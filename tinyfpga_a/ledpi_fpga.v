==> flow/design.v <==
module SimplePWM(
	input clk,
	input [11:0] PWM_in,
	output PWM_out
);
	reg [11:0] cnt;
	always @(posedge clk) begin
		cnt <= cnt + 1;   
	end
	assign PWM_out = (PWM_in > cnt);   
endmodule
module SPISlave #(parameter DATA_BITS = 21)(
	input clk,
	input sck,
	input cs,
	input mosi,
	output miso,
	output wire [(DATA_BITS - 1):0] received_data
);
	reg [2:0] sck_reg;
	reg [2:0] cs_reg;
	reg [1:0] mosi_reg;
	reg [(DATA_BITS - 1):0] miso_ii;
	reg [(DATA_BITS - 1):0] data;
	reg [(DATA_BITS - 1):0] _received_data;
	wire cs_active = (!cs_reg[1]);
	wire cs_becoming_active = (cs_reg[2:1] == 2'b10);
	wire cs_becoming_inactive = (cs_reg[2:1] == 2'b01);
	wire sck_rising_edge = (sck_reg[2:1] == 2'b01);
	wire sck_falling_edge = (sck_reg[2:1] == 2'b10);
	always @(posedge clk) begin
		sck_reg <= {sck_reg[1:0], sck};
		cs_reg <= {cs_reg[1:0], cs};
		mosi_reg <= {mosi_reg[0], mosi};
		if (cs_becoming_active) begin
			data <= 0;
			miso_ii <= 0;
		end
		if (cs_becoming_inactive) begin
			_received_data <= data;
			miso_ii <= 0;
		end
		if (cs_active && sck_falling_edge) begin
			miso_ii <= miso_ii + 1;
			if (miso_ii > (DATA_BITS - 1)) begin
				miso_ii <= 0;
			end
		end
		if (cs_active && sck_rising_edge) begin
			data <= {data[(DATA_BITS - 2):0], mosi_reg[1]};
		end
	end
	assign received_data = _received_data;
	assign miso = _received_data[(DATA_BITS - 1) - miso_ii];
endmodule
module ledpi_fpga (
	inout pin1,
	inout pin2,
	inout pin3_sn,
	inout pin4_mosi,
	inout pin5,
	inout pin6,
	inout pin7_done,
	inout pin8_pgmn,
	inout pin9_jtgnb,
	inout pin10_sda,
	inout pin11_scl,
	inout pin16,
	inout pin17,
	inout pin18_cs,
	inout pin19_sclk,
	inout pin20_miso,
	inout pin21,
	inout pin22
);
	wire clk;
	OSCH #(
		.NOM_FREQ("44.33")
	) internal_oscillator_inst (
		.STDBY(1'b0),
		.OSC(clk)
	);
	reg m_R1 = 0;
	reg m_G1 = 0;
	reg m_B1 = 0;
	reg m_R2 = 0;
	reg m_G2 = 0;
	reg m_B2 = 0;
	reg m_A = 0;
	reg m_B = 0;
	reg m_C = 0;
	reg m_D = 0;
	reg m_clk = 0;
	reg m_stb = 0;   
	reg m_oe = 0;
	reg[3:0] row = 0;
	reg[5:0] col = 0;
	reg[4:0] iStep = 0;
	reg[7:0] matrix_data[0:0][31:0][63:0][2:0];
	wire[31:0][63:0][2:0][7:0] received_matrix_data;   
	reg current_buffer = 0;   
	reg[7:0] pwm_counter = 0;
	reg[7:0] brightness_counter = 0;
	reg[17:0] brightness_timer = 0;
	always @(posedge clk) begin
		pwm_counter <= pwm_counter + 1;
		brightness_timer <= brightness_timer + 1;
		if (brightness_timer == 0) begin
			brightness_counter <= brightness_counter + 1;
		end
		case(iStep)
			0:   
			begin
				col <= 0;
				m_A <= row[0];
				m_B <= row[1];
				m_C <= row[2];
				m_D <= row[3];
				m_oe <= 1;   
				iStep <= 10;
			end
			10:   
			begin
				m_R1 <= (matrix_data[current_buffer][row][col][0] > pwm_counter);
				m_G1 <= (matrix_data[current_buffer][row][col][1] > pwm_counter);
				m_B1 <= (matrix_data[current_buffer][row][col][2] > pwm_counter);
				m_R2 <= (matrix_data[current_buffer][row+16][col][0] > pwm_counter);
				m_G2 <= (matrix_data[current_buffer][row+16][col][1] > pwm_counter);
				m_B2 <= (matrix_data[current_buffer][row+16][col][2] > pwm_counter);
				m_clk <= !m_clk;
				if (m_clk == 1) begin
					if (col >= 63) begin
						iStep <= 20;
						m_R1 <= 0;
						m_G1 <= 0;
						m_B1 <= 0;
						m_R2 <= 0;
						m_G2 <= 0;
						m_B2 <= 0;
					end
					col <= col + 1;
				end
			end
			20:   
			begin
				m_stb <= !m_stb;   
				iStep <= 30;
			end
			30:   
			begin
				m_oe <= 0;
				row <= row + 1;
				iStep <= 0;
			end
			default: iStep <= 0;
		endcase
		matrix_data[0][0][0][0] <= 1;
		matrix_data[0][0][1][0] <= 5;
		matrix_data[0][0][2][0] <= 10;
		matrix_data[0][0][3][0] <= 15;
		matrix_data[0][0][4][0] <= 20;
		matrix_data[0][0][5][0] <= 25;
		matrix_data[0][0][6][0] <= 30;
		matrix_data[0][0][7][0] <= 35;
		matrix_data[0][0][8][0] <= 40;
		matrix_data[0][0][9][0] <= 45;
		matrix_data[0][0][10][0] <= 50;
		matrix_data[0][0][11][0] <= 60;
		matrix_data[0][0][12][0] <= 70;
		matrix_data[0][0][13][0] <= 80;
		matrix_data[0][0][14][0] <= 90;
		matrix_data[0][0][15][0] <= 100;
		matrix_data[0][0][16][0] <= 110;
		matrix_data[0][0][17][0] <= 120;
		matrix_data[0][0][18][0] <= 130;
		matrix_data[0][0][19][0] <= 140;
		matrix_data[0][0][20][0] <= 150;
		matrix_data[0][0][21][0] <= 160;
		matrix_data[0][0][22][0] <= 170;
		matrix_data[0][0][23][0] <= 180;
		matrix_data[0][0][24][0] <= 190;
		matrix_data[0][0][25][0] <= 200;
		matrix_data[0][0][26][0] <= 210;
		matrix_data[0][0][27][0] <= 220;
		matrix_data[0][0][28][0] <= 230;
		matrix_data[0][0][29][0] <= 240;
		matrix_data[0][0][30][0] <= 250;
		matrix_data[0][0][31][0] <= 255;
		matrix_data[0][0][32][0] <= 1;
		matrix_data[0][0][33][0] <= 2;
		matrix_data[0][0][34][0] <= 3;
		matrix_data[0][0][35][0] <= 4;
		matrix_data[0][0][36][0] <= 5;
		matrix_data[0][0][37][0] <= 6;
		matrix_data[0][0][38][0] <= 7;
		matrix_data[0][0][39][0] <= 8;
		matrix_data[0][0][40][0] <= 9;
		matrix_data[0][0][41][0] <= 10;
		matrix_data[0][0][42][0] <= 11;
		matrix_data[0][16][0][1] <= 10;
		matrix_data[0][16][1][1] <= 20;
		matrix_data[0][16][2][1] <= 30;
		matrix_data[0][16][3][1] <= 40;
		matrix_data[0][16][4][1] <= 50;
		matrix_data[0][16][5][1] <= 60;
		matrix_data[0][0][63][0] <= brightness_counter;
		matrix_data[0][1][63][1] <= brightness_counter;
		matrix_data[0][2][63][2] <= brightness_counter;
	end
	SPISlave spi(
		.clk(clk),
		.sck(pin3_sn),
		.cs(pin10_sda),
		.mosi(pin4_mosi),
		.miso(pin11_scl),
		.received_data(received_matrix_data));
	assign pin1 = 1'bz;
	assign pin2 = m_R1;
	assign pin5 = m_G1;
	assign pin6 = m_B1;
	assign pin7_done = m_R2;
	assign pin8_pgmn = m_G2;
	assign pin9_jtgnb = m_B2;
	assign pin19_sclk = m_A;
	assign pin20_miso = m_B;
	assign pin16 = m_C;
	assign pin17 = m_D;
	assign pin18_cs = m_clk;
	assign pin21 = m_stb;
	assign pin22 = m_oe;
endmodule
Reports on SPISlave
Tool output for the design above, in the order of the flow.
Lines are those of the file above, counted from 1.
Cell names lack the library's common part.
{"block": "setup", "top_module": "SPISlave", "clock_port": "clk", "library": "sky130hd", "corner": "tt_025C_1v80"}

Elaborated design
Counts by Yosys on the flattened word-level netlist (proc, flatten, opt, wreduce; memories kept). Register bits leave out memories and registers merged into their read ports (data or address). Print and check cells are left out. Cells with the same type and inputs are merged into one.
{"block": "bits", "wordCells": 24, "reg_bits": 71}
{"block": "op_classes", "equal": 4, "n_shift": 1, "n_cmp": 1, "muxes": 5, "add_sub_neg": 2, "reduce_logical": 5}
{"block": "op_table", "cell": "21-bit 2-to-1 mux", "n": 5}
{"block": "op_table", "cell": "21-bit by 22-bit indexed select with 1-bit output", "n": 1}
{"block": "op_table", "cell": "5-bit by 21-bit subtractor with 22-bit output (first input constant)", "n": 1}
{"block": "op_table", "cell": "21-bit by 1-bit adder with 21-bit output (second input constant)", "n": 1}
{"block": "op_table", "cell": "21-bit by 5-bit > comparator with 1-bit output (second input constant)", "n": 1}
{"block": "op_table", "cell": "2-bit by 1-bit == test with 1-bit output (second input constant)", "n": 2}
{"block": "op_table", "cell": "2-bit == test (second input constant)", "n": 2}
{"block": "op_table", "cell": "3-bit nonzero test", "n": 1}
{"block": "op_table", "cell": "1-bit logical AND", "n": 2}
{"block": "op_table", "cell": "2-bit nonzero test", "n": 1}
{"block": "op_table", "cell": "1-bit zero test", "n": 1}

Longest topological paths
Depth = most cells in a row (Yosys ltp): at word level without a register or memory, in the mapped netlist without a sequential cell, where the memories' decode and read muxes count.
{"block": "depth", "depth_word": 4, "abc_area": 0, "depth_mapped": 9, "ltp_nobuf": 7}

Synthesis result
The flow's flattened synthesis, as Yosys stat reports it; memories are mapped. The netlist is that of the ABC_AREA named above (0 if unset); the other value can give another one.
{"block": "types", "cell": "edfxtp_1", "n": 63, "type_area_um2": 1.89E+03}
{"block": "types", "cell": "dfxtp_1", "n": 8, "type_area_um2": 160.154}
{"block": "types", "cell": "and2_1", "n": 21, "type_area_um2": 131.376}
{"block": "types", "cell": "mux4_2", "n": 4, "type_area_um2": 90.086}
{"block": "types", "cell": "ha_1", "n": 4, "type_area_um2": 50.048}
{"block": "types", "cell": "mux2i_1", "n": 5, "type_area_um2": 50.048}
{"block": "types", "cell": "xnor2_1", "n": 4, "type_area_um2": 35.034}
{"block": "types", "cell": "nor2_1", "n": 9, "type_area_um2": 33.782}
{"block": "types", "cell": "nand3_1", "n": 6, "type_area_um2": 30.029}
{"block": "types", "cell": "inv_1", "n": 6, "type_area_um2": 22.522}
{"block": "types", "cell": "nor4_1", "n": 3, "type_area_um2": 18.768}
{"block": "types", "cell": "xor2_1", "n": 2, "type_area_um2": 17.517}
{"block": "types", "cell": "o41ai_2", "n": 1, "type_area_um2": 16.266}
{"block": "types", "cell": "xor2_2", "n": 1, "type_area_um2": 16.266}
{"block": "types", "cell": "buf_2", "n": 3, "type_area_um2": 15.014}
{"block": "types", "cell": "o21ai_0", "n": 3, "type_area_um2": 15.014}
{"block": "types", "cell": "o31ai_1", "n": 2, "type_area_um2": 15.014}
{"block": "types", "cell": "or4_1", "n": 2, "type_area_um2": 15.014}
Not listed: further types 25, cells in them 31.
{"block": "mapped", "area_mm2": 0.0028365, "cells": 178, "flip_flops": 71, "seqArea_mm2": 0.002052, "buffers": 8}

Path before layout
OpenSTA on the mapped netlist: ideal clock, no wires. The path of least setup slack (recovery checks aside). Input and output delay are each 20% of the period. Register names are those of the netlist, which keeps one name where synthesis merged equal registers.
{"block": "synth_timing", "path_kind": "reg2out", "startpoint": "register miso_ii[0]", "endpoint": "output miso", "arrival_time_ns": 2.121, "required_time_ns": 2.464, "delay_ns": 2.121, "slack_ns": 0.343, "n_path_buf": 2, "stages": 10, "clock_period_ns": 3.08, "period_less_setup_slack_ns": 2.737}
"delay_ns" is the arrival time less input delay plus setup time.
A path that ends at an output port has no setup time.
"stages" counts driving pins, that of a launching flip-flop among them; a cell with two outputs on the path counts twice.
"period_less_setup_slack_ns" = period - worst setup slack (recovery checks aside). The figure is calculated, with input and output delays left at 20% of the set period.
The rows between start and end are the longest chain of elaborated cells between them; the timing report does not say that the signal goes this way. Where chains are equally long, one stands for them.
A line is the first line of the expression or statement that the cell stems from. Yosys adds cells for indexed reads and writes and turns some case tables into memories.
At most two assigning lines are given for a register; there are more.
{"block": "synth_via", "cell_sequence": "edfxtp_1 > buf_2 > inv_1 > ha_1 > buf_6 > or3b_1 > a21o_1 > a211oi_2 > a31oi_1 > nor4_2", "elab_chain_len": 2, "cells_between": 2, "classes_between": "1 x add/sub; 1 x shift"}
{"block": "synth_rtl", "element": "start: declaration", "line_no": 23, "rtl": "reg [(DATA_BITS - 1):0] miso_ii;"}
{"block": "synth_rtl", "element": "start: assignment", "line_no": 37, "rtl": "miso_ii <= 0;"}
{"block": "synth_rtl", "element": "start: assignment", "line_no": 44, "rtl": "miso_ii <= miso_ii + 1;"}
{"block": "synth_rtl", "element": "5-bit by 21-bit subtractor with 22-bit output", "line_no": 54, "rtl": "assign miso = _received_data[(DATA_BITS - 1) - miso_ii];"}
{"block": "synth_rtl", "element": "21-bit by 22-bit indexed select with 1-bit output", "line_no": 54}
{"block": "synth_rtl", "element": "end: declaration", "line_no": 17, "rtl": "output miso,"}

Timing after layout
From the final timing report of record 1: the path of least setup slack in the routed layout; clock arrival at registers is part of the times.
{"block": "layout_timing", "path_kind": "reg2out", "startpoint": "register miso_ii[0]", "endpoint": "output miso", "stages": 9, "required_time_ns": 3.70, "slack_ns": 0.48, "clock_period_ns": 4.62, "arrival_time_ns": 3.21, "n_path_buf": 1}
The rows between start and end are the longest chain of elaborated cells between them; the timing report does not say that the signal goes this way. Where chains are equally long, one stands for them.
At most two assigning lines are given for a register; there are more.
{"block": "layout_via", "cell_sequence": "edfxtp_1 > inv_1 > ha_1 > mux2_2 > mux2i_1 > a211oi_1 > o31ai_1 > nor4_2 > clkdlybuf4s50_1", "elab_chain_len": 2, "cells_between": 2, "classes_between": "1 x add/sub; 1 x shift"}
{"block": "layout_rtl", "element": "start: declaration", "line_no": 23, "rtl": "reg [(DATA_BITS - 1):0] miso_ii;"}
{"block": "layout_rtl", "element": "start: assignment", "line_no": 37, "rtl": "miso_ii <= 0;"}
{"block": "layout_rtl", "element": "start: assignment", "line_no": 44, "rtl": "miso_ii <= miso_ii + 1;"}
{"block": "layout_rtl", "element": "5-bit by 21-bit subtractor with 22-bit output", "line_no": 54, "rtl": "assign miso = _received_data[(DATA_BITS - 1) - miso_ii];"}
{"block": "layout_rtl", "element": "21-bit by 22-bit indexed select with 1-bit output", "line_no": 54}
{"block": "layout_rtl", "element": "end: declaration", "line_no": 17, "rtl": "output miso,"}

Wiki page: SPISlave / flow data

SPISlave through Yosys and OpenROAD on sky130hd: 2 stored runs, unordered, with their settings and measured results. The constraints put input and output delay at 20% of the set period each and load the outputs with 0.01 pF.
"period_less_ws_ns": clock period set for the run, less the worst setup slack. It is reckoned from that one timing run; input and output delays stay at 20% of the period that was set.
By "worst_path_time_ns" is meant the share of the clock period that the worst setup path is allowed (20% is reserved at inputs, 20% at outputs), minus its slack. Clock arrival times at its registers enter into it.
"design_power_mw": no workload was simulated; the value follows from the tool's default switching activity.

{"run": "record 1", "settings": { "period_ns": 4.62, "CORE_UTILIZATION": 65, "PLACE_DENSITY_LB_ADDON": 0.1, "GPL_ROUTABILITY_DRIVEN": 1, "CTS_CLUSTER_DIAMETER": 216, "CAP_MARGIN": 20, "MAX_ROUTING_LAYER": "met4", "CORE_MARGIN": 2, "SLEW_MARGIN": 20 }, "results": { "synthesis_area_mm2": 0.0028365, "worst_path_time_ns": 3.21, "worst_path_kind": "reg2out", "setup_ws_ns": 0.485, "fin_hold_ws_ns": 0.338, "design_power_mw": 1.466, "final_cell_area_mm2": 0.0034083, "final_die_area_mm2": 0.0049084, "period_less_ws_ns": 4.135 }}
{"run": "record 2", "settings": { "period_ns": 2.07, "CAP_MARGIN": 20, "CORE_MARGIN": 2, "CORE_UTILIZATION": 40, "SLEW_MARGIN": 20 }, "results": { "synthesis_area_mm2": 0.0028365, "worst_path_time_ns": 2.13, "worst_path_kind": "reg2out", "setup_ws_ns": -0.476, "fin_hold_ws_ns": 0.328, "design_power_mw": 2.955, "final_cell_area_mm2": 0.0037036, "final_die_area_mm2": 0.007781, "period_less_ws_ns": 2.546 }}
